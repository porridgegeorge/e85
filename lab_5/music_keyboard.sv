==> flow/design.v <==
module music_keyboard(input logic reset, clk, 
							 input logic k0, k1, k2, k3,
							 output logic q);
	logic [31:0] q0, q1, q2, q3;  
	always_ff @(posedge clk)  
		if (reset) q0 <= 0;
		else q0 <= q0+22471;  
	always_ff @(posedge clk)  
		if (reset) q1 <= 0;
		else q1 <= q1+28312;  
	always_ff @(posedge clk)  
		if (reset) q2 <= 0;
		else q2 <= q2+33673;  
	always_ff @(posedge clk)  
		if (reset) q3 <= 0;
		else q3 <= q3+37796;  
	assign q =  ~k0 ? q0[31] : 
				  (~k1 ? q1[31] : 
				  (~k2 ? q2[31] : 
				  (~k3 ? q3[31] : 
					0))); 
endmodule
== Step by step through the tools: music_keyboard ==
Tool output for the design above, in the order of the flow.
Lines are those of the file above, counted from 1.
Operators carry their Yosys type and port widths (W data, S select, Z words).
Cell names lack the library's common part.
Not given: -
Set-up
  top: music_keyboard
  clock port: clk
  standard-cell library: sky130hd
  corner: tt_025C_1v80

== Elaborated design ==
Source: Yosys, flattened and elaborated, memories not mapped. Widths are those after wreduce; folded enables and synchronous resets count as part of the registers. Registers that Yosys merges into a memory's read port (data or address) are not register bits. Print and check cells do not count. Equal cells are merged and count once.
Word-level totals
  register bits after elaboration: 128
  bits of input ports: 6
  output and inout bits: 1
  cells after elaboration: 12
Cells by class
  add/subtract/negate cells: 4
  muxes and demuxes: 4
Operators with widths (number)
  $add A32 B15 Y32 const B: 2
  $add A32 B16 Y32 const B: 2
  $mux W1: 4

== Depth ==
Longest topological path by Yosys (ltp), each cell counted once; first at word level (registers and memories cut), then after technology mapping (sequential cells cut; the memories' decode and read muxes count).
Depth
  word-level depth: 4
  ABC_AREA: 0
  gate-level depth with buffers: 8

== Synthesis result ==
Source: synth_stat.txt of the flow (Yosys; design flattened, memories mapped). It holds for the ABC_AREA given above (unset counts as 0); a run with the other value may have another netlist.
Totals and module areas in this step are rounded.
Cells by type
  dfxtp_1: number 123, total area 2.46E+03 um2
  nor2_1: number 94, total area 352.838 um2
  xor2_1: number 35, total area 306.544 um2
  xnor2_1: number 31, total area 271.51 um2
  a21oi_1: number 54, total area 270.259 um2
  o21ai_0: number 37, total area 185.178 um2
  or3_1: number 24, total area 150.144 um2
  nand3_1: number 20, total area 100.096 um2
  o31ai_1: number 13, total area 97.594 um2
  nand2_1: number 25, total area 93.84 um2
  nand4_1: number 15, total area 93.84 um2
  clkbuf_1: number 20, total area 75.072 um2
  o211ai_1: number 10, total area 75.072 um2
  or4_1: number 10, total area 75.072 um2
  nor3_1: number 13, total area 65.062 um2
  inv_1: number 17, total area 63.811 um2
  a2111oi_4: number 2, total area 55.053 um2
  and4_1: number 6, total area 52.55 um2
Not listed: further types 26, cells in them 68.
Synthesis totals
  cells in the netlist: 617
  chip area (Yosys): 5400 um2
  flip-flop cells: 123
  buffers: 24

== Path before layout ==
Source: OpenSTA report_checks on the synthesized netlist (no wires, ideal clock, input and output delay 20% of the period each), path of least setup slack; recovery checks are left aside. Register names are those of the netlist, which keeps one name where synthesis merged equal registers.
Timing post-synthesis
  path type: register to register
  from: register q3[7]
  to: register q3[31]
  period: 2.91 ns
  data arrival time: 1.707 ns
  required time: 2.789 ns
  path slack: 1.082 ns
  delay of the path: 1.828 ns
  driving pins on the path: 6
  buffers on the path: 0
  synthesis period reached: 1.828 ns
"delay of the path" is the arrival time less input delay plus setup time.
"driving pins on the path": output pins that drive a net of the path, with the launching flip-flop's if there is one; two outputs of one cell count as two.
"synthesis period reached" is the clock period less the worst setup slack; recovery checks do not enter. This is arithmetic on one report: input and output delays are still those of the set period (20% each).
Between the ends stands the longest chain of elaborated cells between them, by number of cells; it is not shown to be the way that was timed. Of several equally long chains one is given.
A line is the first line of the expression or statement that the cell stems from. Yosys adds cells for indexed reads and writes and turns some case tables into memories.
On the way, post-synthesis
  cells stage by stage: dfxtp_1 -> or3_4 -> a2111oi_4 -> nor2_1 -> nand3_1 -> mux2_2
  length of the longest elaborated chain: 1
RTL lines, path post-synthesis
  start, declared: RTL line 4  | logic [31:0] q0, q1, q2, q3;
  start, assigned: RTL line 15  | if (reset) q3 <= 0;
  start, assigned: RTL line 16  | else q3 <= q3+37796;
  $add A32 B16 Y32: RTL line 16
  end, assigned: RTL line 15
  end, assigned: RTL line 16
  end, declared: RTL line 4

== Path in the finished layout ==
From the final timing report of record 1: the path of least setup slack in the routed layout; clock arrival at registers is part of the times.
Timing post-layout
  path type: register to register
  from: register q0[1]
  to: register q0[28]
  period: 1.87 ns
  data arrival time: 2.17 ns
  required time: 2.22 ns
  path slack: 0.05 ns
  driving pins on the path: 9
  buffers on the path: 1
Between the ends stands the longest chain of elaborated cells between them, by number of cells; it is not shown to be the way that was timed. Of several equally long chains one is given.
On the way, post-layout
  cells stage by stage: dfxtp_2 -> inv_2 -> ha_4 -> nor2b_4 -> o211ai_1 -> a21oi_2 -> buf_12 -> or4_4 -> a21oi_2
  length of the longest elaborated chain: 1
RTL lines, path post-layout
  start, declared: RTL line 4  | logic [31:0] q0, q1, q2, q3;
  start, assigned: RTL line 6  | if (reset) q0 <= 0;
  start, assigned: RTL line 7  | else q0 <= q0+22471;
  $add A32 B15 Y32: RTL line 7
  end, assigned: RTL line 6
  end, assigned: RTL line 7
  end, declared: RTL line 4

Data sheet: physical implementation of music_keyboard

music_keyboard through Yosys and OpenROAD on sky130hd: 2 stored runs, unordered, with their settings and measured results. The constraints put input and output delay at 20% of the set period each and load the outputs with 0.01 pF.
By "achieved clock period" is meant the clock period of the run minus its worst setup slack. This is arithmetic on one report: input and output delays are still those of the set period (20% each).
"worst setup path time": the worst setup path's part of the clock period (all of it between registers, 20% less for each end at a port) less its slack. A launch clock that arrives late makes it longer, a capture clock that arrives late makes it shorter.
"power" is the tool's figure for a default switching activity; nothing was simulated.
Measured values are rounded.

Record 1
==> flow/run.sh <==
#!/bin/bash
# the make line also repeats the synthesis and layout settings of config.mk as NAME=value (left out here)
make -C /OpenROAD-flow-scripts/flow DESIGN_CONFIG=/design/flow/config.mk WORK_HOME=/design/flow/orfs CLKGATE_MAP_FILE= finish
==> flow/config.mk <==
export PLATFORM = sky130hd
export DESIGN_NAME = music_keyboard
export DESIGN_NICKNAME = music_keyboard
export VERILOG_FILES = /design/flow/design.v
export SDC_FILE = /design/flow/constraint.sdc
export NUM_CORES = 4
export LEC_CHECK = 0
export CAP_MARGIN = 20
export CORE_MARGIN = 2
export CORE_UTILIZATION = 40
export SETUP_SLACK_MARGIN = 0.31
export SLEW_MARGIN = 20
==> flow/constraint.sdc <==
create_clock -name core_clock -period 1.87 [get_ports {clk}]
set_input_delay 0.3740 -clock core_clock [delete_from_list [all_inputs] [get_ports {clk}]]
set_output_delay 0.3740 -clock core_clock [all_outputs]
set_load 0.01 [all_outputs]

==> results of record 1 <==
chip area after synthesis (Yosys): 5400 um2
die area: 14000 um2
standard-cell area of the final layout: 8100 um2
utilization: 0.61
worst setup slack after layout: 0.050 ns
power: 8.7 mW
achieved clock period: 1.820 ns
worst setup path time: 1.82 ns
worst setup path kind: register to register

Record 2
==> flow/run.sh <==
#!/bin/bash
# the make line also repeats the synthesis and layout settings of config.mk as NAME=value (left out here)
make -C /OpenROAD-flow-scripts/flow DESIGN_CONFIG=/design/flow/config.mk WORK_HOME=/design/flow/orfs CLKGATE_MAP_FILE= finish
==> flow/config.mk <==
export PLATFORM = sky130hd
export DESIGN_NAME = music_keyboard
export DESIGN_NICKNAME = music_keyboard
export VERILOG_FILES = /design/flow/design.v
export SDC_FILE = /design/flow/constraint.sdc
export NUM_CORES = 4
export LEC_CHECK = 0
export CAP_MARGIN = 20
export CELL_PAD_IN_SITES_DETAIL_PLACEMENT = 1
export CELL_PAD_IN_SITES_GLOBAL_PLACEMENT = 2
export CORE_MARGIN = 10
export CORE_UTILIZATION = 26
export CTS_CLUSTER_DIAMETER = 141
export CTS_CLUSTER_SIZE = 81
export MIN_ROUTING_LAYER = met2
export PLACE_DENSITY = 0.51
export SETUP_SLACK_MARGIN = -0.19
export SLEW_MARGIN = 20
==> flow/constraint.sdc <==
create_clock -name core_clock -period 2.09 [get_ports {clk}]
set_input_delay 0.4180 -clock core_clock [delete_from_list [all_inputs] [get_ports {clk}]]
set_output_delay 0.4180 -clock core_clock [all_outputs]
set_load 0.01 [all_outputs]

==> results of record 2 <==
chip area after synthesis (Yosys): 5400 um2
die area: 27000 um2
standard-cell area of the final layout: 6500 um2
utilization: 0.32
worst setup slack after layout: 0.079 ns
power: 7.0 mW
achieved clock period: 2.011 ns
worst setup path time: 2.01 ns
worst setup path kind: register to register
